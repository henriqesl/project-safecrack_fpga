==> flow/design.v <==
module safecrack_final_version (
    input             clk,          
    input             rst,          
    input             confirm,      
    input      [3:0]  btn_n,        
    output reg        led_green,    
    output reg        led_red       
);
    localparam CLK_FREQ = 50_000_000;                      
    localparam LOCK_TIME_SECONDS = 10;                      
    localparam LOCK_MAX_CYCLES = CLK_FREQ * LOCK_TIME_SECONDS;  
    localparam BLINK_FREQ_HZ = 10;                          
    localparam BLINK_PERIOD_CYCLES = CLK_FREQ / BLINK_FREQ_HZ;  
    localparam FEEDBACK_DURATION_CYCLES = CLK_FREQ / 2;     
    localparam [3:0] S_IDLE       = 4'd0;   
    localparam [3:0] S_PROGRAM    = 4'd1;   
    localparam [3:0] S_INPUT_1    = 4'd2;   
    localparam [3:0] S_FEEDBACK_1 = 4'd3;   
    localparam [3:0] S_INPUT_2    = 4'd4;   
    localparam [3:0] S_FEEDBACK_2 = 4'd5;   
    localparam [3:0] S_INPUT_3    = 4'd6;   
    localparam [3:0] S_FEEDBACK_3 = 4'd7;   
    localparam [3:0] S_CHECK      = 4'd8;   
    localparam [3:0] S_UNLOCKED   = 4'd9;   
    localparam [3:0] S_LOCKED     = 4'd10;  
    reg  [3:0] state, next_state;           
    reg  [3:0] password_reg [0:2];         
    reg  [3:0] attempt_reg [0:2];          
    reg        password_set;               
    reg  [1:0] password_idx;               
    reg  [31:0] lock_counter;               
    reg  [31:0] feedback_timer;             
    reg        correct_digit_flag;         
    reg  [3:0] btn_s1, btn_s2, btn_s2_prev;  
    reg        confirm_s1, confirm_s2, confirm_s2_prev;  
    reg  [31:0] blink_counter;              
    reg  [3:0] current_digit;              
    wire [3:0] btn_fall_edge;              
    wire       confirm_fall_edge;          
    wire       password_is_correct;        
    wire       blink_on;                   
    wire       is_feedback_state;          
    always @(posedge clk or posedge rst) begin
        if (rst) begin btn_s1 <= 4'hF; btn_s2 <= 4'hF; end
        else begin btn_s1 <= btn_n; btn_s2 <= btn_s1; end
    end
    always @(posedge clk or posedge rst) begin
        if (rst) begin confirm_s1 <= 1'b0; confirm_s2 <= 1'b0; end
        else begin confirm_s1 <= confirm; confirm_s2 <= confirm_s1; end
    end
    always @(posedge clk or posedge rst) begin
        if (rst) begin btn_s2_prev <= 4'hF; confirm_s2_prev <= 1'b0; end
        else begin btn_s2_prev <= btn_s2; confirm_s2_prev <= confirm_s2; end
    end
    assign btn_fall_edge = btn_s2_prev & ~btn_s2;
    assign confirm_fall_edge = confirm_s2_prev & ~confirm_s2;
    always @(posedge clk or posedge rst) begin
        if (rst) state <= S_IDLE;
        else     state <= next_state;
    end
    assign password_is_correct = (password_reg[0] == attempt_reg[0]) &&
                                 (password_reg[1] == attempt_reg[1]) &&
                                 (password_reg[2] == attempt_reg[2]);
    always @(*) begin
        next_state = state;  
        case (state)
            S_IDLE:
                if (confirm_s2) next_state = S_PROGRAM;
                else if (password_set) next_state = S_INPUT_1;
            S_PROGRAM:
                if (confirm_fall_edge) next_state = S_IDLE;
            S_INPUT_1:    if (|btn_fall_edge) next_state = S_FEEDBACK_1;
            S_FEEDBACK_1: if (feedback_timer == 0) next_state = S_INPUT_2;
            S_INPUT_2:    if (|btn_fall_edge) next_state = S_FEEDBACK_2;
            S_FEEDBACK_2: if (feedback_timer == 0) next_state = S_INPUT_3;
            S_INPUT_3:    if (|btn_fall_edge) next_state = S_FEEDBACK_3;
            S_FEEDBACK_3: if (feedback_timer == 0) next_state = S_CHECK;
            S_CHECK: begin
                if (password_is_correct)
                    next_state = S_UNLOCKED; 
                else
                    next_state = S_LOCKED;   
            end
            S_UNLOCKED:
                if (confirm_s2) next_state = S_PROGRAM;
            S_LOCKED:
                if (lock_counter >= LOCK_MAX_CYCLES - 1) next_state = S_IDLE;
        endcase
    end
    always @(posedge clk or posedge rst) begin
        if (rst) begin
            password_set <= 1'b0; password_idx <= 0;
            lock_counter <= 0; feedback_timer <= 0;
            attempt_reg[0] <= 0; attempt_reg[1] <= 0; attempt_reg[2] <= 0;
        end else begin
            if (feedback_timer > 0) feedback_timer <= feedback_timer - 1;
            if (state == S_LOCKED)  lock_counter <= lock_counter + 1;
            case (state)
                S_IDLE: begin lock_counter <= 0; end  
                S_PROGRAM: begin
                    if (!confirm_s2_prev) begin password_idx <= 0; password_set <= 1'b0; end  
                    if (|btn_fall_edge && password_idx < 3) begin
                        if      (btn_fall_edge[0]) password_reg[password_idx] <= 4'd0; else if (btn_fall_edge[1]) password_reg[password_idx] <= 4'd1; else if (btn_fall_edge[2]) password_reg[password_idx] <= 4'd2; else if (btn_fall_edge[3]) password_reg[password_idx] <= 4'd3;
                        password_idx <= password_idx + 1;
                    end
                    if (confirm_fall_edge) begin if (password_idx == 3) password_set <= 1'b1; end  
                end
                S_INPUT_1: begin
                    if (|btn_fall_edge) begin
                        if      (btn_fall_edge[0]) current_digit = 4'd0; else if (btn_fall_edge[1]) current_digit = 4'd1; else if (btn_fall_edge[2]) current_digit = 4'd2; else current_digit = 4'd3;
                        attempt_reg[0] <= current_digit;  
                        correct_digit_flag <= (current_digit == password_reg[0]);  
                        feedback_timer <= FEEDBACK_DURATION_CYCLES;  
                    end
                end
                S_INPUT_2: begin
                    if (|btn_fall_edge) begin
                        if      (btn_fall_edge[0]) current_digit = 4'd0; else if (btn_fall_edge[1]) current_digit = 4'd1; else if (btn_fall_edge[2]) current_digit = 4'd2; else current_digit = 4'd3;
                        attempt_reg[1] <= current_digit;  
                        correct_digit_flag <= (current_digit == password_reg[1]);
                        feedback_timer <= FEEDBACK_DURATION_CYCLES;
                    end
                end
                S_INPUT_3: begin
                    if (|btn_fall_edge) begin
                        if      (btn_fall_edge[0]) current_digit = 4'd0; else if (btn_fall_edge[1]) current_digit = 4'd1; else if (btn_fall_edge[2]) current_digit = 4'd2; else current_digit = 4'd3;
                        attempt_reg[2] <= current_digit;  
                        correct_digit_flag <= (current_digit == password_reg[2]);
                        feedback_timer <= FEEDBACK_DURATION_CYCLES;
                    end
                end
            endcase
        end
    end
    always @(posedge clk or posedge rst) begin
        if (rst) blink_counter <= 0;
        else if (blink_counter >= BLINK_PERIOD_CYCLES - 1) blink_counter <= 0;
        else blink_counter <= blink_counter + 1;
    end
    assign blink_on = blink_counter > (BLINK_PERIOD_CYCLES / 2);
    assign is_feedback_state = (state == S_FEEDBACK_1) || (state == S_FEEDBACK_2) || (state == S_FEEDBACK_3);
    always @(*) begin
        led_green = 1'b0;  
        led_red   = 1'b0;  
        if ((state == S_UNLOCKED) || (is_feedback_state && correct_digit_flag && blink_on)) begin
            led_green = 1'b1;
        end
        if (state == S_LOCKED) begin
            led_red = 1'b1;
        end
    end
endmodule
# From RTL to reports: safecrack_final_version
# Tool output for the design above, in the order of the flow.
# Lines are those of the file above, counted from 1.
# Library cell names are shortened.
# The mark n/a stands for no value.
dict set report design {
  top {safecrack_final_version}
  clock {clk}
  cell_library {sky130hd}
  corner {tt_025C_1v80}
}

# Word-level counts
# Counts by Yosys on the flattened word-level netlist (proc, flatten, opt, wreduce). Print and check cells are left out.
dict set report bits {
  reg_bits 143
  input_bits 7
  output_inout_bits 2
  word_cells 150
}
dict set report op_classes {
  n_addsub 4
  compare 5
  eq_ne 30
  n_mux 61
  bitwise 5
  reduce_logical 26
}
# operator count
set op_table {}
lappend op_table {{two-way mux 32 bit} 6}
lappend op_table {{two-way mux 4 bit} 39}
lappend op_table {{adder 32 x 1 -> 32 bit with constant B} 2}
lappend op_table {{parallel mux 4 bit (select 11 bit)} 1}
lappend op_table {{subtractor 32 x 1 -> 32 bit with constant B} 1}
lappend op_table {{> comparator 32 x 1 -> 1 bit with constant B} 1}
lappend op_table {{> comparator 32 x 22 -> 1 bit with constant B} 1}
lappend op_table {{greater-or-equal comparator 32 x 23 -> 1 bit with constant B} 1}
lappend op_table {{greater-or-equal comparator 32 x 29 -> 1 bit with constant B} 1}
lappend op_table {{zero test 32 bit} 1}
lappend op_table {{== test 4 bit} 6}
lappend op_table {{AND reduction 5 bit} 4}
lappend op_table {{inequality test 2 bit with constant B} 9}
lappend op_table {{== test 4 x 3 -> 1 bit with constant B} 4}
lappend op_table {{== test 4 bit with constant B} 3}
lappend op_table {{AND reduction 11 bit} 1}
lappend op_table {{nonzero test 11 bit} 1}
lappend op_table {{two-way mux 2 bit} 5}
lappend op_table {{two-way mux 1 bit} 9}
lappend op_table {{AND reduction 2 bit} 4}
lappend op_table {{== test 4 x 2 -> 1 bit with constant B} 2}
lappend op_table {{logical AND 1 bit} 5}
lappend op_table {{== test 2 bit with constant B} 2}
lappend op_table {{== test 4 x 1 -> 1 bit with constant B} 1}
lappend op_table {{AND 4 bit} 1}
lappend op_table {{inverter 4 bit} 1}
lappend op_table {{zero test 4 bit} 1}
lappend op_table {{nonzero test 4 bit} 1}
# Not listed: further kinds 14, cells in them 17.

# Longest topological paths
# Yosys ltp: most cells in a row. Word level: on the elaborated netlist, between registers, memories and ports. Mapped: between sequential cells and ports; inverters and the memories' decode and read muxes count.
dict set report logic_depth {
  word_depth 10
  ABC_AREA 1
  ltp_mapped 12
  mapped_depth_nobuf 12
}

# Synthesis result
# Source: synth_stat.txt of the flow (Yosys; design flattened, memories mapped). It holds for the ABC_AREA given above (unset counts as 0); a run with the other value may have another netlist.
# The area totals of this step are shown rounded.
dict set report synth_totals {
  mapped_cells 984
  area_mm2 0.00745
  seq_area_mm2 0.0035
  flip_flops 138
  buf_cells 12
}
# type count area_total_um2
set by_type {}
lappend by_type {dfrtp_1 118 2.95E+03}
lappend by_type {nand2_1 228 855.821}
lappend by_type {nor2_1 205 769.488}
lappend by_type {inv_1 124 465.446}
lappend by_type {dfstp_2 13 341.578}
lappend by_type {nand3_1 56 280.269}
lappend by_type {edfxtp_1 7 210.202}
lappend by_type {a21oi_1 37 185.178}
lappend by_type {o21ai_0 36 180.173}
lappend by_type {xor2_1 20 175.168}
lappend by_type {nor3_1 22 110.106}
lappend by_type {nand4_1 17 106.352}
lappend by_type {nor2_4 9 101.347}
lappend by_type {ha_1 8 100.096}
lappend by_type {xnor2_1 8 70.067}
lappend by_type {nor2_2 10 62.56}
lappend by_type {buf_6 5 56.304}
lappend by_type {nand2_2 7 43.792}
# Other cell types: 25; their cells: 54.

# Timing after synthesis
# Path of least setup slack by OpenSTA after synthesis, without wires, with an ideal clock, recovery checks aside; 20% of the period is set as input and as output delay. Where synthesis merged equal registers, the netlist keeps one of their names.
dict set report synth_path {
  kind {input-to-reg}
  startpoint {input rst}
  endpoint {register password_reg[0][0]}
  tclk_ps 5810
  in_delay_ps 1162
  setup_ps 336
  launch_ps 1162
  arrival_ps 4637
  required_ps 5474
  slack_ps 837
  path_delay_ps 3811
  driving_pins 3
  n_path_buf 0
  period_less_setup_slack_ps 4973
}
# "path_delay_ps" = arrival - input delay + setup time.
# "driving_pins" counts driving pins, that of a launching flip-flop among them; a cell with two outputs on the path counts twice.
# "period_less_setup_slack_ps" = period - worst setup slack (recovery checks aside). The figure is calculated, with input and output delays left at 20% of the set period.
# The rows between start and end are the longest chain of elaborated cells between them; the timing report does not say that the signal goes this way. Where chains are equally long, one stands for them.
# Each line given opens the expression or statement behind the cell; cells for indexed reads and writes are added by Yosys, which also makes memories of some case tables.
dict set report synth_between {
  path_cell_list {inv_1 > nand3_1 > nor3b_1}
  elab_chain_cells 2
  cells_between 2
  cone_lines 0
  cone_classes {logic: 1; reduce/logical: 1}
}
# element line
set synth_lines {}
lappend synth_lines {{from (decl)} 3} ;# input             rst,
lappend synth_lines {{inverter 1 bit} n/a}
lappend synth_lines {{AND reduction 5 bit} n/a}
lappend synth_lines {{to (assign)} 103} ;# if      (btn_fall_edge[0]) password_reg[password_idx] <= 4'd0; else if (btn_fall_edge[1]) password_reg[passwor ...
lappend synth_lines {{to (decl)} 27} ;# reg  [3:0] password_reg [0:2];

# Worst path after layout
# Path of least setup slack in the final report of run 1 (OpenROAD, finished layout, wires in). Where an end is a register, its clock arrival counts in the times.
# The report prints the path's times to 10 ps; the period is as set.
dict set report layout_path {
  kind {reg-to-output}
  startpoint {register blink_counter[10]}
  endpoint {output led_green}
  tclk_ps 9760
  out_delay_ps 1950
  launch_ps 420
  arrival_ps 2240
  required_ps 7810
  slack_ps 5570
  driving_pins 10
  n_path_buf 1
}
# The rows between start and end are the longest chain of elaborated cells between them; the timing report does not say that the signal goes this way. Where chains are equally long, one stands for them.
# A register here has more assigning lines than the two given.
dict set report layout_between {
  path_cell_list {dfrtp_1 > nand2_1 > nor3_1 > nand3_1 > o21ai_0 > nand2_1 > nand2_1 > nand2_1 > nand2_1 > clkdlybuf4s50_1}
  elab_chain_cells 4
  cells_between 4
  cone_lines 2
  cone_classes {compare: 1; mux: 1; reduce/logical: 2}
}
# element line
set layout_lines {}
lappend layout_lines {{from (decl)} 36} ;# reg  [31:0] blink_counter;
lappend layout_lines {{from (assign)} 136} ;# if (rst) blink_counter <= 0;
lappend layout_lines {{from (assign)} 138} ;# else blink_counter <= blink_counter + 1;
lappend layout_lines {{> comparator 32 x 22 -> 1 bit} 140} ;# assign blink_on = blink_counter > (BLINK_PERIOD_CYCLES / 2);
lappend layout_lines {{logical AND 1 bit} 145} ;# if ((state == S_UNLOCKED) || (is_feedback_state && correct_digit_flag && blink_on)) begin
lappend layout_lines {{logical OR 1 bit} 145}
lappend layout_lines {{two-way mux 1 bit} 145}
lappend layout_lines {{to (decl)} 6} ;# output reg        led_green,

# Measured data: module safecrack_final_version, platform sky130hd, 2 stored runs of the flow under differing settings, order arbitrary. Input and output delays are each 20% of the period that was set; the output load is 0.01 pF.
# "achieved_clock_period_ps" = clock period - worst setup slack. The figure is calculated, with input and output delays left at 20% of the set period.
# "worst_path_allowed_less_slack_ps" is the time allowed to the run's worst setup path (the clock period less input and output delay, where it has them) less its slack. Clock arrival times count: a late capture clock shortens it, a late launch clock lengthens it.
# "final_power_mw": no workload was simulated; the value follows from the tool's default switching activity.
# "worst_path_allowed_less_slack_ps" is known to 10 ps.
# Measured values are rounded.
run="run 1" settings period_ns=9.76 CORE_UTILIZATION=26 TNS_END_PERCENT=60 ABC_AREA=1 SLEW_MARGIN=10 MAX_ROUTING_LAYER="met5" CAP_MARGIN=20 CORE_MARGIN=2
run="run 1" results synth_area_mm2=0.00745 holdWs_ps=355 layout_stdcell_area_mm2=0.00855 timing.setup.tns_ps=0 post_route_util_frac=0.305 timing.setup.ws_ps=5570 worst_path_allowed_less_slack_ps=2240 worst_path_kind="reg-to-output" final_power_mw=1.22 design.die.area_mm2=0.03 achieved_clock_period_ps=4194
run="run 2" settings period_ns=4.43 CORE_UTILIZATION=18 PLACE_DENSITY_LB_ADDON=0.24 CORE_ASPECT_RATIO=0.94 CORE_MARGIN=8 CELL_PAD_IN_SITES_GLOBAL_PLACEMENT=3 CTS_CLUSTER_DIAMETER=74 SLEW_MARGIN=25 MIN_ROUTING_LAYER="met2" MAX_ROUTING_LAYER="met4" CAP_MARGIN=20
run="run 2" results synth_area_mm2=0.00665 holdWs_ps=354 layout_stdcell_area_mm2=0.00792 timing.setup.tns_ps=0 post_route_util_frac=0.216 timing.setup.ws_ps=569 worst_path_allowed_less_slack_ps=2980 worst_path_kind="reg-to-output" final_power_mw=2.82 design.die.area_mm2=0.0434 achieved_clock_period_ps=3861
